==> flow/design.v <==
`timescale 1ns / 1ps
module AXI_Lite_Reader(
	input ACLK,
	input ARESETn,
	output reg ARVALID,
	input ARREADY,
	output reg [31:0] ARADDR,
	input RVALID,
	output reg RREADY,
	input [31:0] RDATA,
	input R_Start,
	input [31:0] Read_from,
	output reg [31:0] R_Data,
	output reg Reader_Run
	);
	reg [1:0] state;
	reg started;
	always @ (posedge ACLK) begin
		if(ARESETn == 0) begin  
			ARVALID		<= 0;
			ARADDR		<= 0;
			RREADY		<= 0;
			R_Data		<= 0;
			Reader_Run	<= 0;
			started		<= 0;
			state			<= 2'b00;
			end
		else if(R_Start) begin
			started		<= 1;
			Reader_Run	<= 1;
			state			<= 2'b00;
			end
		if(started == 1) begin
			if(state == 2'b00) begin  
				ARADDR			<= Read_from;
				ARVALID			<= 1;
				RREADY			<= 0;
				state				<= 2'b01;
				end
			else if(state == 2'b01) begin
				if(ARREADY == 1) begin  
					ARVALID		<= 0;
					state 		<= 2'b10;
					end
				end
			else if(state == 2'b10) begin
				if(RVALID == 1) begin  
					RREADY		<= 1;
					state 		<= 2'b11;
					R_Data		<= RDATA;
					end
				end
			else if(state == 2'b11) begin
				if(RVALID == 1) begin  
					RREADY		<= 0;
					state 		<= 2'b00;
					Reader_Run	<= 0;
					started		<= 0;
					end
				end
			end  
		end  
endmodule
From RTL to reports: AXI_Lite_Reader
The steps from the RTL of AXI_Lite_Reader to its reports follow in flow order.
Line numbers count from 1 in the design file above.
Operators carry their Yosys type and port widths (W data, S select, Z words).
{"block": "inputs", "top": "AXI_Lite_Reader", "clock_port": "ACLK", "library": "sky130hd", "corner": "tt_025C_1v80"}

Elaborated design
Counts by Yosys on the flattened word-level netlist (proc, flatten, opt, wreduce; memories kept). Register bits leave out memories and registers merged into their read ports (data or address); mux counts leave out enables and synchronous resets folded into registers. Print and check cells are left out. Cells with the same type and inputs are merged into one.
{"block": "word_totals", "mem_bits_rw": 0, "wordCells": 59, "reg_bits": 70, "mem_count": 0, "output_inout_bits": 67, "inputBits": 69, "latchBits": 0, "clocked_rd_ports_x_width": 0, "romBits": 0}
{"block": "op_classes", "n_mul": 0, "cmp": 0, "n_eq": 3, "div": 0, "logic": 0, "shifts": 0, "addsub": 0, "n_reduce_logical": 1, "mux": 48}
{"block": "op_table", "op": "$mux W32", "count": 9}
{"block": "op_table", "op": "$mux W1", "count": 29}
{"block": "op_table", "op": "$mux W2", "count": 10}
{"block": "op_table", "op": "$eq A2 B2 Y1 const B", "count": 2}
{"block": "op_table", "op": "$eq A2 B1 Y1 const B", "count": 1}
{"block": "op_table", "op": "$logic_not A2 Y1", "count": 1}

Depth
Depth = most cells in a row (Yosys ltp): at word level without a register or memory, in the mapped netlist without a sequential cell, where the memories' decode and read muxes count.
{"block": "depth", "word_depth": 8, "abc_area": 0, "depth_mapped": 6, "mapped_depth_nobuf": 3}

Netlist
Yosys stat after the flow's synthesis: flattened, memories mapped to cells. It holds for the ABC_AREA given above (unset counts as 0); a run with the other value may have another netlist.
{"block": "mapped", "area_um2": 2712.6, "ffs": 72, "n_buf": 19, "cell_count": 309, "seq_area_um2": 1441.4}
{"block": "by_type", "type": "sky130_fd_sc_hd__dfxtp_1", "count": 72}
{"block": "by_type", "type": "sky130_fd_sc_hd__nand2_1", "count": 98}
{"block": "by_type", "type": "sky130_fd_sc_hd__mux2i_1", "count": 32}
{"block": "by_type", "type": "sky130_fd_sc_hd__inv_1", "count": 34}
{"block": "by_type", "type": "sky130_fd_sc_hd__o21ai_0", "count": 24}
{"block": "by_type", "type": "sky130_fd_sc_hd__buf_12", "count": 3}
{"block": "by_type", "type": "sky130_fd_sc_hd__clkbuf_1", "count": 14}
{"block": "by_type", "type": "sky130_fd_sc_hd__o21ai_1", "count": 8}
{"block": "by_type", "type": "sky130_fd_sc_hd__buf_6", "count": 2}
{"block": "by_type", "type": "sky130_fd_sc_hd__nand2b_1", "count": 3}
{"block": "by_type", "type": "sky130_fd_sc_hd__nor2_1", "count": 5}
{"block": "by_type", "type": "sky130_fd_sc_hd__a31o_2", "count": 2}
{"block": "by_type", "type": "sky130_fd_sc_hd__or4b_4", "count": 1}
{"block": "by_type", "type": "sky130_fd_sc_hd__nand2_4", "count": 1}
{"block": "by_type", "type": "sky130_fd_sc_hd__a21bo_2", "count": 1}
{"block": "by_type", "type": "sky130_fd_sc_hd__a32o_1", "count": 1}
{"block": "by_type", "type": "sky130_fd_sc_hd__a41o_1", "count": 1}
{"block": "by_type", "type": "sky130_fd_sc_hd__o221ai_1", "count": 1}
Other cell types: 6; their cells: 6.

Path before layout
OpenSTA on the mapped netlist: ideal clock, no wires. The path of least setup slack (recovery checks aside). Input and output delay are each 20% of the period. Register names are those of the netlist, which keeps one name where synthesis merged equal registers.
{"block": "synth_timing", "kind": "input-to-reg", "startpoint": "input RVALID", "endpoint": "register R_Data[10]", "setup_slack_ns": 1.400, "required_time_ns": 2.922, "delay_ns": 1.032, "driving_pins": 5, "arrival_ns": 1.522, "tclk_ns": 3.04, "synth_period_reached_ns": 1.64}
"delay_ns" = arrival - input delay + setup time.
"driving_pins": output pins that drive a net of the path, with the launching flip-flop's if there is one; two outputs of one cell count as two.
"synth_period_reached_ns" = period - worst setup slack (recovery checks aside). The figure is calculated, with input and output delays left at 20% of the set period.
Between the ends stands the longest chain of elaborated cells between them, by number of cells; it is not shown to be the way that was timed. Of several equally long chains one is given.
Each line given opens the expression or statement behind the cell; cells for indexed reads and writes are added by Yosys, which also makes memories of some case tables.
{"block": "synth_via", "path_cell_list": "sky130_fd_sc_hd__nand2_4 sky130_fd_sc_hd__or4b_4 sky130_fd_sc_hd__buf_6 sky130_fd_sc_hd__buf_12 sky130_fd_sc_hd__mux2i_1", "elab_chain_cells": 5, "cone_cells": 5}
{"block": "synth_lines", "element": "from (decl)", "line": 8, "source": "input RVALID,"}
{"block": "synth_lines", "element": "$mux W32", "line": 47, "source": "if(RVALID == 1) begin"}
{"block": "synth_lines", "element": "$mux W32", "line": 46, "source": "else if(state == 2'b10) begin"}
{"block": "synth_lines", "element": "$mux W32", "line": 40, "source": "else if(state == 2'b01) begin"}
{"block": "synth_lines", "element": "$mux W32", "line": 34, "source": "if(state == 2'b00) begin"}
{"block": "synth_lines", "element": "$mux W32", "line": 33, "source": "if(started == 1) begin"}
{"block": "synth_lines", "element": "to (assign)", "line": 23, "source": "R_Data <= 0;"}
{"block": "synth_lines", "element": "to (assign)", "line": 50, "source": "R_Data <= RDATA;"}
{"block": "synth_lines", "element": "to (decl)", "line": 13, "source": "output reg [31:0] R_Data,"}

Timing after layout
From the final timing report of entry A: the path of least setup slack in the routed layout; clock arrival at registers is part of the times.
{"block": "layout_timing", "kind": "input-to-reg", "startpoint": "input RVALID", "endpoint": "register R_Data[15]", "tclk_ns": 2.78, "arrival_ns": 2.17, "setup_slack_ns": 0.81, "required_time_ns": 2.98, "driving_pins": 4}
Between the ends stands the longest chain of elaborated cells between them, by number of cells; it is not shown to be the way that was timed. Of several equally long chains one is given.
{"block": "layout_via", "path_cell_list": "sky130_fd_sc_hd__clkdlybuf4s50_1 sky130_fd_sc_hd__nand2_4 sky130_fd_sc_hd__or4b_4 sky130_fd_sc_hd__mux2i_1", "elab_chain_cells": 5, "cone_cells": 5}
{"block": "layout_lines", "element": "from (decl)", "line": 8, "source": "input RVALID,"}
{"block": "layout_lines", "element": "$mux W32", "line": 47, "source": "if(RVALID == 1) begin"}
{"block": "layout_lines", "element": "$mux W32", "line": 46, "source": "else if(state == 2'b10) begin"}
{"block": "layout_lines", "element": "$mux W32", "line": 40, "source": "else if(state == 2'b01) begin"}
{"block": "layout_lines", "element": "$mux W32", "line": 34, "source": "if(state == 2'b00) begin"}
{"block": "layout_lines", "element": "$mux W32", "line": 33, "source": "if(started == 1) begin"}
{"block": "layout_lines", "element": "to (assign)", "line": 23, "source": "R_Data <= 0;"}
{"block": "layout_lines", "element": "to (assign)", "line": 50, "source": "R_Data <= RDATA;"}
{"block": "layout_lines", "element": "to (decl)", "line": 13, "source": "output reg [31:0] R_Data,"}

==> runs of AXI_Lite_Reader <==
Design AXI_Lite_Reader on sky130hd. What follows are 2 stored runs of the flow, each under its own settings; their order means nothing. The constraints put input and output delay at 20% of the set period each and load the outputs with 0.01 pF.
"clock_period_reached_ns" = clock period - worst setup slack. The figure is calculated, with input and output delays left at 20% of the set period.
"worst_path_ns" = time allowed to the worst setup path (clock period - input delay - output delay, where it has them) - its slack; a late launch clock adds to it, a late capture clock takes from it.

{"run": "entry A", "settings": { "period_ns": 2.78, "CAP_MARGIN": 20, "CORE_MARGIN": 2, "CORE_UTILIZATION": 40, "SLEW_MARGIN": 20 }, "results": { "die_area_um2": 7456.3, "worst_path_ns": 1.42, "timing.worst_path_kind": "input-to-reg", "final_stdcell_area_um2": 4272.9, "worstSetupSlack_ns": 0.805, "worst_hold_slack_ns": 0.459, "yosys.chip_area_um2": 2712.6, "tns_setup_ns": 0.000, "clock_period_reached_ns": 1.975 }}
{"run": "entry B", "settings": { "period_ns": 1.67, "CORE_UTILIZATION": 62, "SETUP_SLACK_MARGIN": 0.15, "PLACE_DENSITY_LB_ADDON": 0.16, "CORE_MARGIN": 3, "CELL_PAD_IN_SITES_GLOBAL_PLACEMENT": 2, "CELL_PAD_IN_SITES_DETAIL_PLACEMENT": 1, "ABC_AREA": 1, "CTS_CLUSTER_DIAMETER": 195, "CAP_MARGIN": 30, "SLEW_MARGIN": 25 }, "outcome": "did not finish, placement stopped with FLW-0024"}
