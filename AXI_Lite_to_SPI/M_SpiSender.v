==> flow/design.v <==
`timescale 1ns / 1ps
module M_SpiSender(
    input clk,
	 input rst,
    input start,
	 input continued,
	 input [1:0] clkDiv,
    input [7:0] txData,
    output reg [7:0] rxData,
    output reg ready,  
	 output reg returnedValue,  
    output SCK,
    output reg CE,
    output reg MOSI,
    input MISO,
	 input CPOL,
    input CPHA
    );
localparam
	SPI_CMD_READ  = 8'b0000_0011,  
	SPI_CMD_WRITE = 8'b0000_0010;  
	reg returnValue = 0;  
	reg [1:0] longSequenceStep = 0; 	 
	reg enableClk;
	reg resetClk;
	reg [5:0] clock_counter;
   always @(posedge clk)
	begin
		if (resetClk)
			clock_counter <= 0;
		else if (enableClk)
			clock_counter <= clock_counter + 1;
	end
	reg divd_clk;
   always @(posedge clk)
      case (clkDiv[1:0])
         2'b00: divd_clk <= clock_counter[2];
         2'b01: divd_clk <= clock_counter[3];
         2'b10: divd_clk <= clock_counter[4];
         2'b11: divd_clk <= clock_counter[5];
      endcase
	assign SCK = CPOL ? ~divd_clk : divd_clk;
	reg divd_clk_prev;
	always @(posedge clk) divd_clk_prev=divd_clk;
	reg [7:0] txReg;
	reg [7:0] rxReg;
	reg [3:0] bitCount;
	reg [2:0] waitReg;
	localparam
		s_idle 		= 8'b00000001,
		s_wait1		= 8'b00000010,
		s_working 	= 8'b00000100,
		s_wait2 	= 8'b00001000,
		s_finished 	= 8'b00010000,
		s_def 		= 8'b00100000,
		s_2 		= 8'b01000000,
		s_3 		= 8'b10000000;
	reg [7:0] state = s_def;
   always @(negedge clk) begin
		if (rst) begin
			CE 				<= 1;
			state 			<= s_def;
			returnedValue 	<= 0;
			returnValue 	<= 0;
			longSequenceStep<= 2'b0;
			bitCount 		<= 0;
			rxReg 			<= 8'hFF;  
			txReg 			<= 8'hFF;
			MOSI 			<= 1; 
			waitReg 		<= 0;
			enableClk 		<= 0;
			resetClk 		<= 0;
		end
		else if(divd_clk_prev != divd_clk)	begin
			if( (CPHA == 0 && divd_clk == 1) || (CPHA == 1 && divd_clk == 0) ) begin
				rxReg <= {rxReg[6:0], MISO};  
				bitCount <= bitCount + 1;
			end
			else if (	(CPHA == 0 && divd_clk == 0) ||	(CPHA == 1 && divd_clk == 1) ) begin
				if (CPHA == 1'b0 && bitCount == 4'h0) begin 
					txReg <= {txData[6:0], 1'b1}; 
					MOSI <= txData[7]; 
				end
				else if (bitCount != 8)	begin  
					txReg <= {txReg[6:0], 1'b1}; 
					MOSI <= txReg[7]; 
				end
			end
		end
		else
			case (state)
            s_idle : begin
               if (start == 1'b1)
					begin
						enableClk <= 1'b1;
						resetClk <= 0;
						if (CPHA == 1'b0) begin
							txReg <= {txData[6:0], 1'b1}; 
							MOSI <= txData[7]; 
						end
						if (txData == SPI_CMD_READ)
						begin
							returnValue <= 1;
							longSequenceStep <= 2'b00;
						end
						else if (returnValue == 1)
							longSequenceStep <= longSequenceStep + 1;
						ready <= 0;
						returnedValue <= 0;
						if (CE == 1)
						begin
							CE <= 0;
							waitReg <= 0;
							state <= s_wait1;
						end
						else
							state <= s_working;
					end
					else
						ready <= 1;
            end
				s_wait1 : begin
					if (waitReg == 3)
						state <= s_working;
					else
						waitReg <= waitReg + 1;
            end
				s_working : begin
               if (bitCount == 4'h8)
					begin
						rxData <= rxReg;
						if (continued == 0)
						begin
							waitReg <= 0;
							state <= s_wait2;
						end
						else
							state <= s_finished;
					end
            end
				s_wait2 : begin
					if (waitReg == 5)
					begin
						state <= s_finished;
						CE <= 1;
					end
					else
						waitReg <= waitReg + 1;
				end
            s_finished : begin
					enableClk <= 0;
					resetClk <= 1;
					bitCount <= 4'b0;				
					ready <= 1;
					state <= s_idle;
					if (returnValue == 1 && longSequenceStep == 2'b11) begin
						returnedValue <= 1;
						returnValue <= 0;
					end
            end
            s_def : begin
               resetClk <= 1;
					enableClk <= 0;
					bitCount <= 4'b0;	
					ready <= 1;
					state <= s_idle;
            end
            default: begin   
               state <= s_def;
				end
			endcase
		end
endmodule
From RTL to reports: M_SpiSender. Tool output for the design above, in the order of the flow. Lines are those of the file above, counted from 1. Not given: n/a

Top module: M_SpiSender. Clock port: clk. Library: sky130hd. Timing corner: tt_025C_1v80.

Word-level counts. Yosys after proc, flatten, opt, wreduce and memory -nomap, before mapping. Memory bits, and registers merged into a memory's read port (data or address), are not among the register bits. Print and check cells are not counted. Equal cells are merged and count once.

Under bitwise logic cells stands 4. Under reduce/logical cells stands 31. Under eq/ne operators stands 31. For multiplexer cells the number is 51. Under $add $sub $neg stands 4.

Operator list (count): 8-bit 2-to-1 mux (12); 8-bit parallel mux with 5-bit select (1); 2-bit != test (second input constant) (11); 3-bit 2-to-1 mux (7); 1-bit 2-to-1 mux (17); 4-bit AND reduction (4); 8-bit by 2-bit == test with 1-bit output (second input constant) (2); 2-bit nonzero test (7); 3-bit parallel mux with 4-bit select (1); 4-bit 2-to-1 mux (3); 1-bit parallel mux with 2-bit select (6); 5-bit AND reduction (2); 8-bit by 1-bit == test with 1-bit output (second input constant) (1); 8-bit by 3-bit == test with 1-bit output (second input constant) (1); 8-bit by 4-bit == test with 1-bit output (second input constant) (1); 8-bit by 5-bit == test with 1-bit output (second input constant) (1); 8-bit by 6-bit == test with 1-bit output (second input constant) (1); 8-bit AND reduction (1); 1-bit logical AND (6); 2-bit by 1-bit != test with 1-bit output (second input constant) (3); 2-bit == test (second input constant) (3); 3-bit AND reduction (2); 6-bit by 1-bit adder with 6-bit output (second input constant) (1); 6-bit AND reduction (1); 5-bit 2-to-1 mux (1); 1-bit NOT (4); 2-bit AND reduction (2); 4-bit by 1-bit adder with 4-bit output (second input constant) (1).

Not listed: further kinds 16, cells in them 18.

Output and inout bits: 13. Input port bits: 17. Under word-level cells stands 138. The figure for register bits is 56.

Longest topological paths. Yosys ltp: most cells in a row. Word level: on the elaborated netlist, between registers, memories and ports. Mapped: between sequential cells and ports; inverters and the memories' decode and read muxes count.

Under depth in word-level cells stands 6. The entry for ABC_AREA reads 0. Under gate-level depth with buffers stands 8. Under mapped depth without buffers stands 7.

After synthesis. Source: synth_stat.txt of the flow (Yosys; design flattened, memories mapped). It holds for the ABC_AREA given above (unset counts as 0); a run with the other value may have another netlist.

The entry for sequential part of the area reads 1151.1 µm². The entry for buffer cells reads 13. Synthesis area: 2660.1 µm². The figure for flip-flop cells is 53. Under standard cells after synthesis stands 265.

Cells by type: sky130_fd_sc_hd__dfxtp_1 (count 44, total area 880.845 µm²); sky130_fd_sc_hd__edfxtp_1 (count 9, total area 270.259 µm²); sky130_fd_sc_hd__nor2_1 (count 29, total area 108.854 µm²); sky130_fd_sc_hd__nor3_1 (count 20, total area 100.096 µm²); sky130_fd_sc_hd__a21oi_1 (count 18, total area 90.086 µm²); sky130_fd_sc_hd__mux2_2 (count 8, total area 90.086 µm²); sky130_fd_sc_hd__ha_1 (count 7, total area 87.584 µm²); sky130_fd_sc_hd__a211o_1 (count 9, total area 78.826 µm²); sky130_fd_sc_hd__nor2b_1 (count 11, total area 68.816 µm²); sky130_fd_sc_hd__nand2b_1 (count 9, total area 56.304 µm²); sky130_fd_sc_hd__xor2_1 (count 6, total area 52.55 µm²); sky130_fd_sc_hd__mux2_4 (count 3, total area 45.043 µm²); sky130_fd_sc_hd__inv_1 (count 9, total area 33.782 µm²); sky130_fd_sc_hd__nor4_1 (count 5, total area 31.28 µm²); sky130_fd_sc_hd__mux2i_1 (count 3, total area 30.029 µm²); sky130_fd_sc_hd__a2111oi_4 (count 1, total area 27.526 µm²); sky130_fd_sc_hd__clkbuf_1 (count 7, total area 26.275 µm²); sky130_fd_sc_hd__nand2_1 (count 7, total area 26.275 µm²).

Not listed: further types 44, cells in them 60.

Measured results for M_SpiSender: 2 stored runs of the Yosys and OpenROAD flow on sky130hd. The settings differ; the order carries no meaning. The constraints put input and output delay at 20% of the set period each and load the outputs with 0.01 pF. "overall power": no workload was simulated; the value follows from the tool's default switching activity.

Files of entry A:
==> flow/run.sh <==
#!/bin/bash
# the make line also repeats the synthesis and layout settings of config.mk as NAME=value (left out here)
make -C /OpenROAD-flow-scripts/flow DESIGN_CONFIG=/design/flow/config.mk WORK_HOME=/design/flow/orfs CLKGATE_MAP_FILE= finish
==> flow/config.mk <==
export PLATFORM = sky130hd
export DESIGN_NAME = M_SpiSender
export DESIGN_NICKNAME = M_SpiSender
export VERILOG_FILES = /design/flow/design.v
export SDC_FILE = /design/flow/constraint.sdc
export NUM_CORES = 4
export LEC_CHECK = 0
export CAP_MARGIN = 20
export CORE_MARGIN = 2
export CORE_UTILIZATION = 66
export SLEW_MARGIN = 20
==> flow/constraint.sdc <==
create_clock -name core_clock -period 5.55 [get_ports {clk}]
set_input_delay 1.1100 -clock core_clock [delete_from_list [all_inputs] [get_ports {clk}]]
set_output_delay 1.1100 -clock core_clock [all_outputs]
set_load 0.01 [all_outputs]

Results of entry A. For the area of the synthesized netlist the run shows 2,660.1 µm². The total die area comes to 4,554.2 µm². The standard-cell area of the final layout is 3,326.9 µm². The lowest setup slack comes to 294 ps. The measured total negative slack on setup checks is 0 ps. The lowest hold slack stands at 442 ps. The overall power comes to 1,122 uW.

Files of entry B:
==> flow/run.sh <==
#!/bin/bash
# the make line also repeats the synthesis and layout settings of config.mk as NAME=value (left out here)
make -C /OpenROAD-flow-scripts/flow DESIGN_CONFIG=/design/flow/config.mk WORK_HOME=/design/flow/orfs CLKGATE_MAP_FILE= finish
==> flow/config.mk <==
export PLATFORM = sky130hd
export DESIGN_NAME = M_SpiSender
export DESIGN_NICKNAME = M_SpiSender
export VERILOG_FILES = /design/flow/design.v
export SDC_FILE = /design/flow/constraint.sdc
export NUM_CORES = 4
export LEC_CHECK = 0
export CAP_MARGIN = 20
export CELL_PAD_IN_SITES_DETAIL_PLACEMENT = 1
export CORE_MARGIN = 2
export CORE_UTILIZATION = 48
export CTS_CLUSTER_DIAMETER = 349
export CTS_CLUSTER_SIZE = 46
export GPL_ROUTABILITY_DRIVEN = 0
export GPL_TIMING_DRIVEN = 0
export MAX_ROUTING_LAYER = met4
export MIN_ROUTING_LAYER = met1
export PLACE_DENSITY = 0.37
export SETUP_SLACK_MARGIN = 0.72
export SLEW_MARGIN = 20
export TNS_END_PERCENT = 40
==> flow/constraint.sdc <==
create_clock -name core_clock -period 5.11 [get_ports {clk}]
set_input_delay 1.0220 -clock core_clock [delete_from_list [all_inputs] [get_ports {clk}]]
set_output_delay 1.0220 -clock core_clock [all_outputs]
set_load 0.01 [all_outputs]

Results of entry B. For the area of the synthesized netlist the run shows 2,660.1 µm². The total die area comes to 6,153.6 µm². The standard-cell area of the final layout is 3,565.9 µm². The lowest setup slack comes to 595 ps. The measured total negative slack on setup checks is 0 ps. The lowest hold slack stands at 382 ps. The overall power comes to 1,283 uW.
